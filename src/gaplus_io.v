==> flow/design.v <==
module GAPLUS_IO
(
	input			 reset,
	input			 clk,
	input	 		 VBLK,
	input	[15:0] cpu_ad,
	input			 cpu_vma,
	input			 cpu_wr,
	input	 [7:0] cpu_wd,
	output [7:0] cpu_rd,
	output		 cpu_cs,
	input	[31:0] INP0,
	input	[31:0] INP1,
	input	 [3:0] INP2,
	output		 pcm_kick
);
wire io_cs = ( cpu_ad[15:8] == 8'h68 ) & cpu_vma;
wire iochp0_cs = ( cpu_ad[7:4] == 4'h0 ) & io_cs;
wire iochp1_cs = ( cpu_ad[7:4] == 4'h1 ) & io_cs;
wire iocust_cs = ( cpu_ad[7:4] == 4'h2 ) & io_cs;
wire [3:0] iochp0_rd;
wire [3:0] iochp1_rd;
wire [3:0] iocust_rd;
wire [3:0] io_rd = iochp0_cs ? iochp0_rd :
						 iochp1_cs ? iochp1_rd :
						 iocust_cs ? iocust_rd :
						 4'hF;
assign cpu_cs = io_cs;
assign cpu_rd = { 4'hF, io_rd };
GAPLUS_IO_CUS0	iochp0( reset, clk, VBLK, iochp0_cs, cpu_ad[3:0], iochp0_rd, cpu_wd[3:0], cpu_wr, INP0 );
GAPLUS_IO_CUS1	iochp1( reset, clk, VBLK, iochp1_cs, cpu_ad[3:0], iochp1_rd, cpu_wd[3:0], cpu_wr, INP1 );
GAPLUS_IO_CUS2	iocust( reset, clk, iocust_cs, cpu_ad[3:0], iocust_rd, cpu_wd, cpu_wr,  pcm_kick, INP2 );
endmodule
module GAPLUS_IO_CUS0
(
	input			 reset,
	input			 clk,
	input			 VB,
	input			 cs,
	input  [3:0] adrs,
	output [3:0] rd,
	input  [3:0] wd,
	input			 we,
	input	[31:0] INPORT
);
reg [3:0] regs [0:15];
reg [3:0] out;
reg		[7:0]	credits;
reg		[7:0]	credit_add, credit_sub;
reg	  [31:0]	pINPORT,fINPORT;
wire	  [31:0]	iINPORT = ( fINPORT ^ pINPORT ) & fINPORT;
wire		[3:0]	CREDIT_ONES, CREDIT_TENS;
BCDCONV	creditsBCD( credits, CREDIT_ONES, CREDIT_TENS );
reg pVB;
always @ ( posedge clk or posedge reset ) begin
	if ( reset ) begin
		out     <= 4'hF;
		credits <= 0;
		pVB <= 1'b0;
	end
	else begin
		if (~VB) pVB <= 1'b0;
		else if (~pVB) begin
			if (regs[4'h8]==4'h4) begin
				credit_add = 0;
				credit_sub = 0;
				if ( iINPORT[0] & ( credits < 99 ) ) begin
					credit_add = 8'h01;
					credits = credits + 1;
				end
				if ( regs[4'h9] == 0 ) begin
					if ( ( credits >= 2 ) & iINPORT[15] ) begin
						credit_sub = 8'h02;
						credits = credits - 2;
					end else if ( ( credits >= 1 ) & iINPORT[14] ) begin
						credit_sub = 8'h01;
						credits = credits - 1;
					end
				end
			end
			pINPORT <= fINPORT;
			fINPORT <= INPORT;
			pVB <= 1'b1;
		end
		if (cs) begin
			if (we) regs[adrs] <= wd;
			else out <= regs[adrs];
		end
		case ( regs[4'h8] )
			4'h1: begin				 
				regs[4'h0] <= fINPORT[3:0];
				regs[4'h1] <= fINPORT[7:4];
				regs[4'h2] <= fINPORT[11:8];
				regs[4'h3] <= fINPORT[15:12];
			end
			4'h4: begin				 
				regs[4'h0] <= CREDIT_TENS;
				regs[4'h1] <= CREDIT_ONES;
				regs[4'h2] <= credit_add;
				regs[4'h3] <= credit_sub;
				regs[4'h4] <= fINPORT[7:4];
				regs[4'h5] <= { fINPORT[14], iINPORT[14], fINPORT[12], iINPORT[12] };
				regs[4'h6] <= INPORT[11:8];
				regs[4'h7] <= { fINPORT[15], iINPORT[15], fINPORT[13], iINPORT[13] };
			end
			4'h8: begin				 
				regs[4'h0] <= 4'h6;
				regs[4'h1] <= 4'h9;
			end
			4'h9: begin				 
				regs[4'h0] <= fINPORT[3:0];
				regs[4'h2] <= fINPORT[7:4];
				regs[4'h4] <= fINPORT[11:8];
				regs[4'h6] <= fINPORT[15:12];
				regs[4'h1] <= fINPORT[19:16];
				regs[4'h3] <= fINPORT[23:20];
				regs[4'h5] <= fINPORT[27:24];
				regs[4'h7] <= fINPORT[31:28];
			end
			default: ;
		endcase
	end
end
assign rd = out;
endmodule
module GAPLUS_IO_CUS1
(
	input			 reset,
	input			 clk,
	input			 VB,
	input			 cs,
	input  [3:0] adrs,
	output [3:0] rd,
	input  [3:0] wd,
	input			 we,
	input [31:0] INPORT
);
reg [3:0] regs [0:15];
reg [3:0] out;
reg		[7:0]	credits;
reg		[7:0]	credit_add, credit_sub;
reg	  [31:0]	pINPORT,fINPORT;
wire	  [31:0]	iINPORT = ( fINPORT ^ pINPORT ) & fINPORT;
wire		[3:0]	CREDIT_ONES, CREDIT_TENS;
BCDCONV	creditsBCD( credits, CREDIT_ONES, CREDIT_TENS );
reg pVB;
always @ ( posedge clk or posedge reset ) begin
	if ( reset ) begin
		out <= 4'hF;
		credits <= 0;
		pVB <= 1'b0;
	end
	else begin
		if (~VB) pVB <= 1'b0;
		else if (~pVB) begin
			if (regs[4'h8]==4'h3) begin
				credit_add = 0;
				credit_sub = 0;
				if ( iINPORT[0] & ( credits < 99 ) ) begin
					credit_add = 8'h01;
					credits = credits + 1;
				end
				if ( regs[4'h9] == 0 ) begin
					if ( ( credits >= 2 ) & iINPORT[15] ) begin
						credit_sub = 8'h02;
						credits = credits - 2;
					end else if ( ( credits >= 1 ) & iINPORT[14] ) begin
						credit_sub = 8'h01;
						credits = credits - 1;
					end
				end
			end
			pINPORT <= fINPORT;
			fINPORT <= INPORT;
			pVB <= 1'b1;
		end
		if (cs) begin
			if (we) regs[adrs] <= wd;
			else out <= regs[adrs];
		end
		case ( regs[4'h8] )
			4'h1: begin				 
				regs[4'h4] <= fINPORT[3:0];
				regs[4'h5] <= fINPORT[7:4];
				regs[4'h6] <= fINPORT[11:8];
				regs[4'h7] <= fINPORT[15:12];
			end
			4'h3: begin				 
				regs[4'h0] <= credit_add;
				regs[4'h1] <= credit_sub;
				regs[4'h2] <= CREDIT_TENS;
				regs[4'h3] <= CREDIT_ONES;
				regs[4'h4] <= fINPORT[7:4];
				regs[4'h5] <= { fINPORT[14], iINPORT[14], fINPORT[12], iINPORT[12] };
				regs[4'h6] <= INPORT[11:8];
				regs[4'h7] <= { fINPORT[15], iINPORT[15], fINPORT[13], iINPORT[13] };
			end
			4'h4: begin				 
				regs[4'h0] <= fINPORT[3:0];
				regs[4'h2] <= fINPORT[7:4];
				regs[4'h4] <= fINPORT[11:8];
				regs[4'h6] <= fINPORT[15:12];
				regs[4'h1] <= fINPORT[19:16];
				regs[4'h3] <= fINPORT[23:20];
				regs[4'h5] <= fINPORT[27:24];
				regs[4'h7] <= fINPORT[31:28];
			end
			4'h5: begin				 
				regs[4'h0] <= 4'hF;
				regs[4'h1] <= 4'hF;
			end
			default: ;
		endcase
	end
end
assign rd = out;
endmodule
module GAPLUS_IO_CUS2
(
	input			 reset,
	input			 clk,
	input			 cs,
	input  [3:0] adrs,
	output [7:0] rd,
	input  [7:0] wd,
	input			 we,
	output		 kickpcm,
	input	 [3:0] INP
);
reg [7:0] mode;
reg [7:0] regs [0:15];
reg [7:0] out;
reg [8:0] nkick;
always @ ( posedge clk or posedge reset ) begin
	if ( reset ) begin
		nkick <= 0;
		out <= 8'hFF;
	end
	else begin
		if ( cs ) begin
			if ( we ) begin
				regs[adrs] <= wd;
				if ( adrs == 4'h8 ) mode <= wd;
				else if ( adrs == 4'h9 ) nkick <= 9'h1FF;
			end
			else begin
				case ( adrs )
				4'h0: out <= INP;	 
				4'h1: out <= ( mode == 4'h2 ) ? regs[adrs] : 4'hF;
				4'h2: out <= ( mode == 4'h2 ) ?       4'hF : 4'hE;
				4'h3: out <= ( mode == 4'h2 ) ? regs[adrs] : 4'h1;
				default: out <= regs[adrs];
				endcase
			end
		end
		if ( nkick != 0 ) nkick <= nkick - 1;
	end
end
assign rd = out;
assign kickpcm = ( nkick != 0 );
endmodule
module add3(in,out);
input [3:0] in;
output [3:0] out;
reg [3:0] out;
always @ (in)
	case (in)
	4'b0000: out <= 4'b0000;
	4'b0001: out <= 4'b0001;
	4'b0010: out <= 4'b0010;
	4'b0011: out <= 4'b0011;
	4'b0100: out <= 4'b0100;
	4'b0101: out <= 4'b1000;
	4'b0110: out <= 4'b1001;
	4'b0111: out <= 4'b1010;
	4'b1000: out <= 4'b1011;
	4'b1001: out <= 4'b1100;
	default: out <= 4'b0000;
	endcase
endmodule
module BCDCONV(A,ONES,TENS);
input  [7:0] A;
output [3:0] ONES, TENS;
wire   [3:0] c1,c2,c3,c4,c5,c6,c7;
wire   [3:0] d1,d2,d3,d4,d5,d6,d7;
assign d1 = {1'b0,A[7:5]};
assign d2 = {c1[2:0],A[4]};
assign d3 = {c2[2:0],A[3]};
assign d4 = {c3[2:0],A[2]};
assign d5 = {c4[2:0],A[1]};
assign d6 = {1'b0,c1[3],c2[3],c3[3]};
assign d7 = {c6[2:0],c4[3]};
add3 m1(d1,c1);
add3 m2(d2,c2);
add3 m3(d3,c3);
add3 m4(d4,c4);
add3 m5(d5,c5);
add3 m6(d6,c6);
add3 m7(d7,c7);
assign ONES = {c5[2:0],A[0]};
assign TENS = {c7[2:0],c5[3]};
endmodule
**From RTL to reports: GAPLUS_IO**

Tool output for the design above, in the order of the flow.
Lines are those of the file above, counted from 1.
Cell names lack the library's common part.
A cell with - has no value.

- Top: GAPLUS_IO
- Clock: clk
- Library: sky130hd
- Corner: tt_025C_1v80

**Word level**

Yosys after proc, flatten, opt, wreduce and memory -nomap, before mapping. Print and check cells are not counted. Equal cells are merged and count once.
Yosys's memory passes give these memory sizes; they may raise the number of words (mostly to a power of two), join words into wider ones and drop unused or constant bits.

- ROM bits: 896
- Bits of input ports: 97
- Bits in latches: 0
- Clocked read ports x word width: 0
- Memories: 14
- Cells after elaboration: 328
- Memory bits (writable): 0
- Flip-flop bits (word level): 354
- Output and inout port bits: 10

Memory list:

| memory | depth | width | rd ports | wr ports | RTL line | source |
|---|---|---|---|---|---|---|
| (name not given) | 16 | 4 | 1 | 0 | 267 | `case (in)` |
| (name not given) | 16 | 4 | 1 | 0 | 267 |  |
| (name not given) | 16 | 4 | 1 | 0 | 267 |  |
| (name not given) | 16 | 4 | 1 | 0 | 267 |  |
| (name not given) | 16 | 4 | 1 | 0 | 267 |  |
| (name not given) | 16 | 4 | 1 | 0 | 267 |  |

Further memories, not shown: 8.

- Multipliers: 0
- Bitwise gates (word level): 17
- Eq/ne operators: 28
- Divide/modulo/power cells: 0
- Muxes and demuxes: 98
- Reductions and logical operators: 93
- Shift operators: 0
- Add/sub/neg operators: 7
- Magnitude comparators: 6

Operator list:

| operator | number |
|---|---|
| 8-bit 2-to-1 mux | 26 |
| 4-bit AND reduction | 47 |
| 4-bit 2-to-1 mux | 41 |
| 4-bit case mux with 16-bit select | 2 |
| 4-bit case mux with 3-bit select | 9 |
| 4-bit nonzero test | 17 |
| 4-bit case mux with 12-bit select | 1 |
| 4-bit case mux with 2-bit select | 6 |
| 9-bit 2-to-1 mux | 5 |
| 4-bit == test (second input constant) | 10 |
| 16-bit bitwise AND | 2 |
| 16-bit XOR | 2 |
| 4-bit case mux with 4-bit select | 2 |
| 3-bit nonzero test | 10 |
| 4-bit by 3-bit == test with 1-bit output (second input constant) | 7 |
| 4-bit by 1-bit == test with 1-bit output (second input constant) | 4 |
| 4-bit by 2-bit == test with 1-bit output (second input constant) | 4 |
| 4-bit zero test | 4 |
| 8-bit by 1-bit adder with 8-bit output (second input constant) | 2 |
| 8-bit by 1-bit subtractor with 8-bit output (second input constant) | 2 |
| 8-bit by 1-bit greater-or-equal comparator with 1-bit output (second input constant) | 2 |
| 8-bit by 2-bit subtractor with 8-bit output (second input constant) | 2 |
| 8-bit by 2-bit greater-or-equal comparator with 1-bit output (second input constant) | 2 |
| 8-bit by 7-bit less-than comparator with 1-bit output (second input constant) | 2 |
| 5-bit nonzero test | 3 |
| 1-bit bitwise AND | 10 |
| 3-bit AND reduction | 3 |
| 9-bit by 1-bit subtractor with 9-bit output (second input constant) | 1 |

Other operator kinds: 9; their cells: 21.

**Longest topological paths**

Yosys ltp: most cells in a row. Word level: on the elaborated netlist, between registers, memories and ports. Mapped: between sequential cells and ports; inverters and the memories' decode and read muxes count.

- Depth in word-level cells: 16
- ABC_AREA: 0
- Gate-level depth with buffers: 12
- Gate-level depth less buffers: 12

**After synthesis**

Yosys stat after the flow's synthesis: flattened, memories mapped to cells. It holds for the ABC_AREA given above (unset counts as 0); a run with the other value may have another netlist.

Cells by type:

| cell | number | total area (um^2) |
|---|---|---|
| edfxtp_1 | 262 | 7.87E+03 |
| dfrtp_1 | 26 | 650.624 |
| nand2_1 | 139 | 521.75 |
| nor2_1 | 125 | 469.2 |
| o21ai_0 | 76 | 380.365 |
| a22oi_1 | 49 | 367.853 |
| mux2i_1 | 32 | 320.307 |
| dfstp_2 | 12 | 315.302 |
| a21oi_1 | 57 | 285.274 |
| clkbuf_1 | 70 | 262.752 |
| nand3_1 | 37 | 185.178 |
| a222oi_1 | 17 | 170.163 |
| nand2b_1 | 27 | 168.912 |
| ha_1 | 13 | 162.656 |
| a221o_1 | 16 | 160.154 |
| nor3_1 | 31 | 155.149 |
| o211ai_1 | 20 | 150.144 |
| xnor2_1 | 16 | 140.134 |

Other cell types: 69; their cells: 332.

- Buffers: 94
- Flip-flops: 306
- Cell count: 1,357
- Sequential part of the area: 8,953.6 um^2
- Cell area after synthesis: 15,263.4 um^2

The figures by module come from a second, unflattened synthesis with its own total; it is not the netlist above.

- Cells (unflattened synthesis): 1,556
- Area total of the unflattened synthesis: 18,489.0 um^2

Each row is one instance without its submodules.

Modules:

| module | area (um^2) | cells | seq. area (um^2) | instances |
|---|---|---|---|---|
| GAPLUS_IO_CUS1 | 5,808.1 | 502 | 3,423.3 | 1 |
| GAPLUS_IO_CUS0 | 5,664.2 | 467 | 3,423.3 | 1 |
| GAPLUS_IO_CUS2 | 5,403.9 | 370 | 3,798.6 | 1 |
| add3 | 97.6 | 13 | 0.0 | 14 |
| GAPLUS_IO | 224.0 | 31 | 0.0 | 1 |
| BCDCONV | 11.3 | 2 | 0.0 | 2 |

**Timing after synthesis**

Source: OpenSTA report_checks on the synthesized netlist (no wires, ideal clock, input and output delay 20% of the period each), path of least setup slack; recovery checks are left aside. Register names are those of the netlist, which keeps one name where synthesis merged equal registers.

- Path kind: input port to flip-flop
- From: input VBLK
- To: register iochp0.fINPORT[0]
- Path delay: 3.941 ns
- Stages on the path: 3
- Period: 9.03 ns
- Required time: 8.523 ns
- Arrival: 5.240 ns
- Library setup time: 0.507 ns
- Buffers on the path: 1
- Time at the first pin: 1.806 ns
- External input delay: 1.806 ns
- Path slack: 3.283 ns
- Period reached after synthesis: 5.747 ns

"path delay" = arrival - input delay + setup time.
"stages on the path": output pins that drive a net of the path, with the launching flip-flop's if there is one; two outputs of one cell count as two.
"period reached after synthesis" is the clock period less the worst setup slack; recovery checks do not enter. This is arithmetic on one report: input and output delays are still those of the set period (20% each).
Between the ends stands the longest chain of elaborated cells between them, by number of cells; it is not shown to be the way that was timed. Of several equally long chains one is given.
Each line given opens the expression or statement behind the cell; cells for indexed reads and writes are added by Yosys, which also makes memories of some case tables.

- Cell sequence: nand2b_1 clkbuf_1 nor2_1
- Cells in the longest elaborated chain: 1
- Elaborated cells on any way between the ends: 1
- Source lines of those cells: 0
- Classes of those cells: reduce/logical (1)

RTL lines, path post-synthesis:

| element | RTL line | source |
|---|---|---|
| start, declared | 5 | `input VBLK,` |
| 3-bit AND reduction | - |  |
| end, assigned | 82 | `fINPORT <= INPORT;` |
| end, declared | 50 | `reg [31:0] pINPORT,fINPORT;` |

**Worst path after layout**

Path of least setup slack in the final report of record 1 (OpenROAD, finished layout, wires in). Where an end is a register, its clock arrival counts in the times.

- Path kind: input port to output port
- From: input cpu_ad[9]
- To: output cpu_rd[2]
- Buffers on the path: 2
- Path slack: 2.32 ns
- External output delay: 1.42 ns
- Period: 7.1 ns
- Time at the first pin: 1.42 ns
- Stages on the path: 5
- Required time: 5.68 ns
- Arrival: 3.36 ns
- External input delay: 1.42 ns

Between the ends stands the longest chain of elaborated cells between them, by number of cells; it is not shown to be the way that was timed. Of several equally long chains one is given.

- Cell sequence: clkdlybuf4s50_1 or3_1 nor4b_2 nand2_1 clkdlybuf4s50_1
- Cells in the longest elaborated chain: 6
- Elaborated cells on any way between the ends: 8
- Source lines of those cells: 7
- Classes of those cells: eq/ne (1); mux (3); logic (4)

RTL lines, path after layout:

| element | RTL line | source |
|---|---|---|
| start, declared | 6 | `input [15:0] cpu_ad,` |
| 8-bit by 7-bit == test with 1-bit output | 17 | `wire io_cs = ( cpu_ad[15:8] == 8'h68 ) & cpu_vma;` |
| 1-bit bitwise AND | 17 |  |
| 1-bit bitwise AND | 20 | `wire iocust_cs = ( cpu_ad[7:4] == 4'h2 ) & io_cs;` |
| 4-bit 2-to-1 mux | 26 | `iocust_cs ? iocust_rd :` |
| 4-bit 2-to-1 mux | 25 | `iochp1_cs ? iochp1_rd :` |
| 4-bit 2-to-1 mux | 24 | `wire [3:0] io_rd = iochp0_cs ? iochp0_rd :` |
| end, declared | 10 | `output [7:0] cpu_rd,` |

Appendix: measured runs

Module GAPLUS_IO, platform sky130hd: 2 stored runs of the flow (Yosys, OpenROAD) with differing settings, in no particular order. Input and output delays are each 20% of the period that was set; the output load is 0.01 pF.
By "reached clock period" is meant the clock period of the run minus its worst setup slack. This is arithmetic on one report: input and output delays are still those of the set period (20% each).
"worst setup path time": the worst setup path's part of the clock period (all of it between registers, 20% less for each end at a port) less its slack. A launch clock that arrives late makes it longer, a capture clock that arrives late makes it shorter.
"total power of the final layout" rests on the timing tool's default activity at the inputs, not on a simulated workload.

### Record 1

Settings: `period_ns=7.1`, `CORE_UTILIZATION=24`, `PLACE_DENSITY_LB_ADDON=0.12`, `CELL_PAD_IN_SITES_GLOBAL_PLACEMENT=3`, `TNS_END_PERCENT=80`, `CTS_CLUSTER_SIZE=25`, `CTS_CLUSTER_DIAMETER=245`, `MIN_ROUTING_LAYER=met1`, `CAP_MARGIN=20`, `CORE_MARGIN=2`, `SLEW_MARGIN=20`

- Worst setup path time: 1.94 ns
- Kind of the worst setup path: input port to output port
- Die outline area: 65,630.8 um^2
- Total negative setup slack: 0.000 ns
- Worst hold slack in the final report: 0.481 ns
- Standard-cell area of the final layout: 17,740.8 um^2
- Lowest setup slack: 2.315 ns
- Synthesized cell area: 15,263.4 um^2
- Final utilization: 28.2%
- Reached clock period: 4.785 ns
- Total power of the final layout: 0.003303 W

### Record 2

Settings: `period_ns=7.34`, `CORE_UTILIZATION=38`, `SETUP_SLACK_MARGIN=1.48`, `PLACE_DENSITY_LB_ADDON=0.28`, `CORE_ASPECT_RATIO=0.84`, `CORE_MARGIN=4`, `CELL_PAD_IN_SITES_GLOBAL_PLACEMENT=0`, `TNS_END_PERCENT=45`, `ABC_AREA=1`, `GPL_TIMING_DRIVEN=1`, `GPL_ROUTABILITY_DRIVEN=1`, `CTS_CLUSTER_SIZE=75`, `CTS_CLUSTER_DIAMETER=182`, `SLEW_MARGIN=5`, `MIN_ROUTING_LAYER=met1`, `MAX_ROUTING_LAYER=met4`, `CAP_MARGIN=20`

- Lowest setup slack: 2.089 ns
- Final utilization: 43.4%
- Die outline area: 42,472.6 um^2
- Total negative setup slack: 0.000 ns
- Worst hold slack in the final report: 0.486 ns
- Worst setup path time: 2.31 ns
- Kind of the worst setup path: input port to output port
- Standard-cell area of the final layout: 16,826.1 um^2
- Reached clock period: 5.251 ns
- Total power of the final layout: 0.002934 W
- Synthesized cell area: 14,906.8 um^2
